==> flow/design.v <==
module pwm_adc(
	input				pwm_adc_in	,
	input				clk_i		,
	input				rst_n_i		,
	output	reg 		pwm_out		,
	output	reg [7:0]	pwm_adc_out	
);
reg adc_in_reg;
always @(posedge clk_i or negedge rst_n_i) begin
	if (~rst_n_i) 
		adc_in_reg <= 1'b0;
	else 
		adc_in_reg <= pwm_adc_in;
end
wire falling_edge_flag;
assign falling_edge_flag = adc_in_reg & (~pwm_adc_in);
reg [7:0] cnt;
always @(posedge clk_i or negedge rst_n_i) begin
	if (~rst_n_i) 
		cnt <= 1'b0;
	else if (cnt == 8'hff)
		cnt <= 1'b0;
	else 
		cnt <= cnt+8'b1;
end
reg [7:0] pwm_set;
always @(posedge clk_i or negedge rst_n_i) begin
	if (~rst_n_i) 
		pwm_set <= 1'b0;
	else if (cnt == 8'hff)
		pwm_set <= pwm_set +1'b1;
	else 
		pwm_set <= pwm_set;
end
always @(posedge clk_i or negedge rst_n_i) begin
	if (~rst_n_i) 
		pwm_out <= 1'b1;
	else if (falling_edge_flag)
		pwm_out <= 1'b0;
	else if (cnt < pwm_set)
		pwm_out <= 1'b1;
	else 
		pwm_out <= 1'b0;
end
always @(posedge clk_i or negedge rst_n_i) begin
	if (~rst_n_i) 
		pwm_adc_out <= 8'b0;
	else if (falling_edge_flag)
		pwm_adc_out <= pwm_set;
	else 
		pwm_adc_out <= pwm_adc_out;
end
endmodule
==> Reports on pwm_adc <==
The steps from the RTL of pwm_adc to its reports follow in flow order.
Lines are those of the file above, counted from 1.
Library cell names are shortened.
{ "setup": {"design": "pwm_adc", "clock": "clk_i", "library": "sky130hd", "corner": "tt_025C_1v80"} }

==> After elaboration <==
Source: Yosys, flattened and elaborated, memories not mapped. Widths are those after wreduce; folded enables and synchronous resets count as part of the registers. Registers that Yosys merges into a memory's read port (data or address) are not register bits. Print and check cells do not count. Equal cells are merged and count once.
{ "op_classes": {"shift": 0, "equal": 1, "reduce_logical": 0, "add_sub_neg": 2, "n_mux": 3, "n_cmp": 1, "n_div": 0, "n_mul": 0, "bitwise": 2} }
{ "op_table": {"columns": ["operator", "n"], "rows": [
  ["8-bit by 1-bit adder with 8-bit output with constant B", 2],
  ["8-bit less-than comparator", 1],
  ["8-bit equality test with constant B", 1],
  ["8-bit two-way mux", 1],
  ["1-bit two-way mux", 2],
  ["1-bit AND", 1],
  ["1-bit inverter", 1]
]} }
{ "bits": {"register_bits": 26, "output_inout_bits": 9, "latch_bits": 0, "in_bits": 3, "clocked_rd_ports_x_width": 0, "ram_bits": 0, "romBits": 0, "wordCells": 14, "n_memories": 0} }

==> Longest topological paths <==
Longest topological path by Yosys (ltp), each cell counted once; first at word level (registers and memories cut), then after technology mapping (sequential cells cut; the memories' decode and read muxes count).
{ "logic_depth": {"ltp_word": 3, "ABC_AREA": 0, "mapped_depth": 5, "mapped_depth_nobuf": 5} }

==> Netlist <==
Yosys stat after the flow's synthesis: flattened, memories mapped to cells. It holds for the ABC_AREA given above (unset counts as 0); a run with the other value may have another netlist.
The area totals of this step are shown rounded.
{ "by_type": {"columns": ["type", "n", "area_total_um2"], "rows": [
  ["dfrtp_1", 25, 625.6],
  ["ha_1", 9, 112.608],
  ["xnor2_1", 7, 61.309],
  ["nor4_2", 4, 50.048],
  ["inv_1", 13, 48.797],
  ["o21ai_0", 9, 45.043],
  ["nand2_1", 10, 37.536],
  ["xor2_1", 4, 35.034],
  ["dfstp_2", 1, 26.275],
  ["nand4_1", 4, 25.024],
  ["nand4_4", 1, 21.27],
  ["a21oi_1", 4, 20.019],
  ["nand3_1", 4, 20.019],
  ["nand2b_1", 2, 12.512],
  ["a2111o_1", 1, 11.261],
  ["buf_6", 1, 11.261],
  ["mux2_1", 1, 11.261],
  ["mux2_2", 1, 11.261]
]} }
Other cell types: 10; their cells: 14.
{ "synth_totals": {"mapped_area_mm2": 0.00127, "ffs": 26, "n_buf": 3, "mapped_cells": 115} }

==> Timing after synthesis <==
Path of least setup slack by OpenSTA after synthesis, without wires, with an ideal clock, recovery checks aside; 20% of the period is set as input and as output delay. Where synthesis merged equal registers, the netlist keeps one of their names.
{ "synth_path": {"path_type": "reg-to-reg", "startpoint": "reg cnt[0]", "endpoint": "reg pwm_set[7]", "launch_ps": 0, "required_time_ps": 1390, "arrival_ps": 1260, "n_path_buf": 1, "tclk_ps": 1470, "delay_ps": 1340, "path_slack_ps": 130, "stages": 6, "synth_period_reached_ps": 1340} }
"delay_ps" = arrival - input delay + setup time.
"stages": output pins that drive a net of the path, with the launching flip-flop's if there is one; two outputs of one cell count as two.
"synth_period_reached_ps" = period - worst setup slack (recovery checks aside). The figure is calculated, with input and output delays left at 20% of the set period.
Between the ends stands the longest chain of elaborated cells between them, by number of cells; it is not shown to be the way that was timed. Of several equally long chains one is given.
Each line given opens the expression or statement behind the cell; cells for indexed reads and writes are added by Yosys, which also makes memories of some case tables.
A register here has more assigning lines than the two given.
{ "synth_via": {"cell_sequence": "dfrtp_1 > ha_1 > nand3_2 > buf_6 > nor4_2 > xnor2_1", "elab_chain_cells": 1, "cells_between": 1} }
{ "synth_rtl": {"columns": ["element", "line", "source"], "rows": [
  ["start, declared", 17, "reg [7:0] cnt;"],
  ["start, assigned", 20, "cnt <= 1'b0;"],
  ["start, assigned", 24, "cnt <= cnt+8'b1;"],
  ["8-bit equality test", 30, "else if (cnt == 8'hff)"],
  ["end, assigned", 31, "pwm_set <= pwm_set +1'b1;"],
  ["end, assigned", 33, "pwm_set <= pwm_set;"],
  ["end, declared", 26, "reg [7:0] pwm_set;"]
]} }

==> Timing after layout <==
From the final timing report of run 1: the path of least setup slack in the routed layout; clock arrival at registers is part of the times.
The path's times are printed in steps of 10 ps; the period is the one set.
{ "layout_path": {"path_type": "reg-to-output", "startpoint": "reg pwm_out", "endpoint": "out pwm_out", "stages": 2, "arrival_ps": 1390, "tclk_ps": 2540, "path_slack_ps": 640, "launch_ps": 320, "required_time_ps": 2030, "n_path_buf": 1} }
A register here has more assigning lines than the two given.
{ "layout_via": {"cell_sequence": "dfstp_2 > clkdlybuf4s50_1", "elab_chain_cells": 0, "cells_between": 0, "lines_between": 0} }
{ "layout_rtl": {"columns": ["element", "line", "source"], "rows": [
  ["start, declared", 5, "output reg pwm_out ,"],
  ["start, assigned", 37, "pwm_out <= 1'b1;"],
  ["start, assigned", 39, "pwm_out <= 1'b0;"],
  ["end, declared", 5, null]
]} }

Lab notebook: pwm_adc

Module pwm_adc, platform sky130hd: 2 stored runs of the flow (Yosys, OpenROAD) with differing settings, in no particular order. Input and output delays are each 20% of the period that was set; the output load is 0.01 pF.
By "period reached" is meant the clock period of the run minus its worst setup slack. This is arithmetic on one report: input and output delays are still those of the set period (20% each).
"critical path time" means the part of the period allowed to the worst setup path (the constraints hold back 20% at inputs and 20% at outputs) less its slack; where the path has registers, the arrival times of their clocks count too.
"total power of the final layout" is the tool's figure for a default switching activity; nothing was simulated.
"critical path time" is given in steps of 10 ps.
The results are shown rounded.

==> run 1: settings <==
{ "period_ns": 2.54, "CORE_UTILIZATION": 57, "PLACE_DENSITY_LB_ADDON": 0.19, "CORE_MARGIN": 3, "CELL_PAD_IN_SITES_GLOBAL_PLACEMENT": 1, "CELL_PAD_IN_SITES_DETAIL_PLACEMENT": 1, "TNS_END_PERCENT": 25, "GPL_TIMING_DRIVEN": 0, "SLEW_MARGIN": 40, "CAP_MARGIN": 20 }
==> run 1: results <==
critical path time: 1390 ps
worst path kind: reg-to-output
synthesized cell area: 0.00127 mm2
total power of the final layout: 0.717 mW
worst slack on setup checks: 642 ps
standard-cell area of the final layout: 0.00147 mm2
period reached: 1898 ps
setup total negative slack: 0 ps
die outline area: 0.00284 mm2

==> run 2: settings <==
{ "period_ns": 1.52, "SETUP_SLACK_MARGIN": -0.05, "CAP_MARGIN": 20, "CORE_MARGIN": 2, "CORE_UTILIZATION": 40, "SLEW_MARGIN": 20 }
==> run 2: results <==
critical path time: 1430 ps
worst path kind: reg-to-reg
synthesized cell area: 0.00127 mm2
total power of the final layout: 1.19 mW
worst slack on setup checks: 87 ps
standard-cell area of the final layout: 0.00156 mm2
period reached: 1433 ps
setup total negative slack: 0 ps
die outline area: 0.00365 mm2
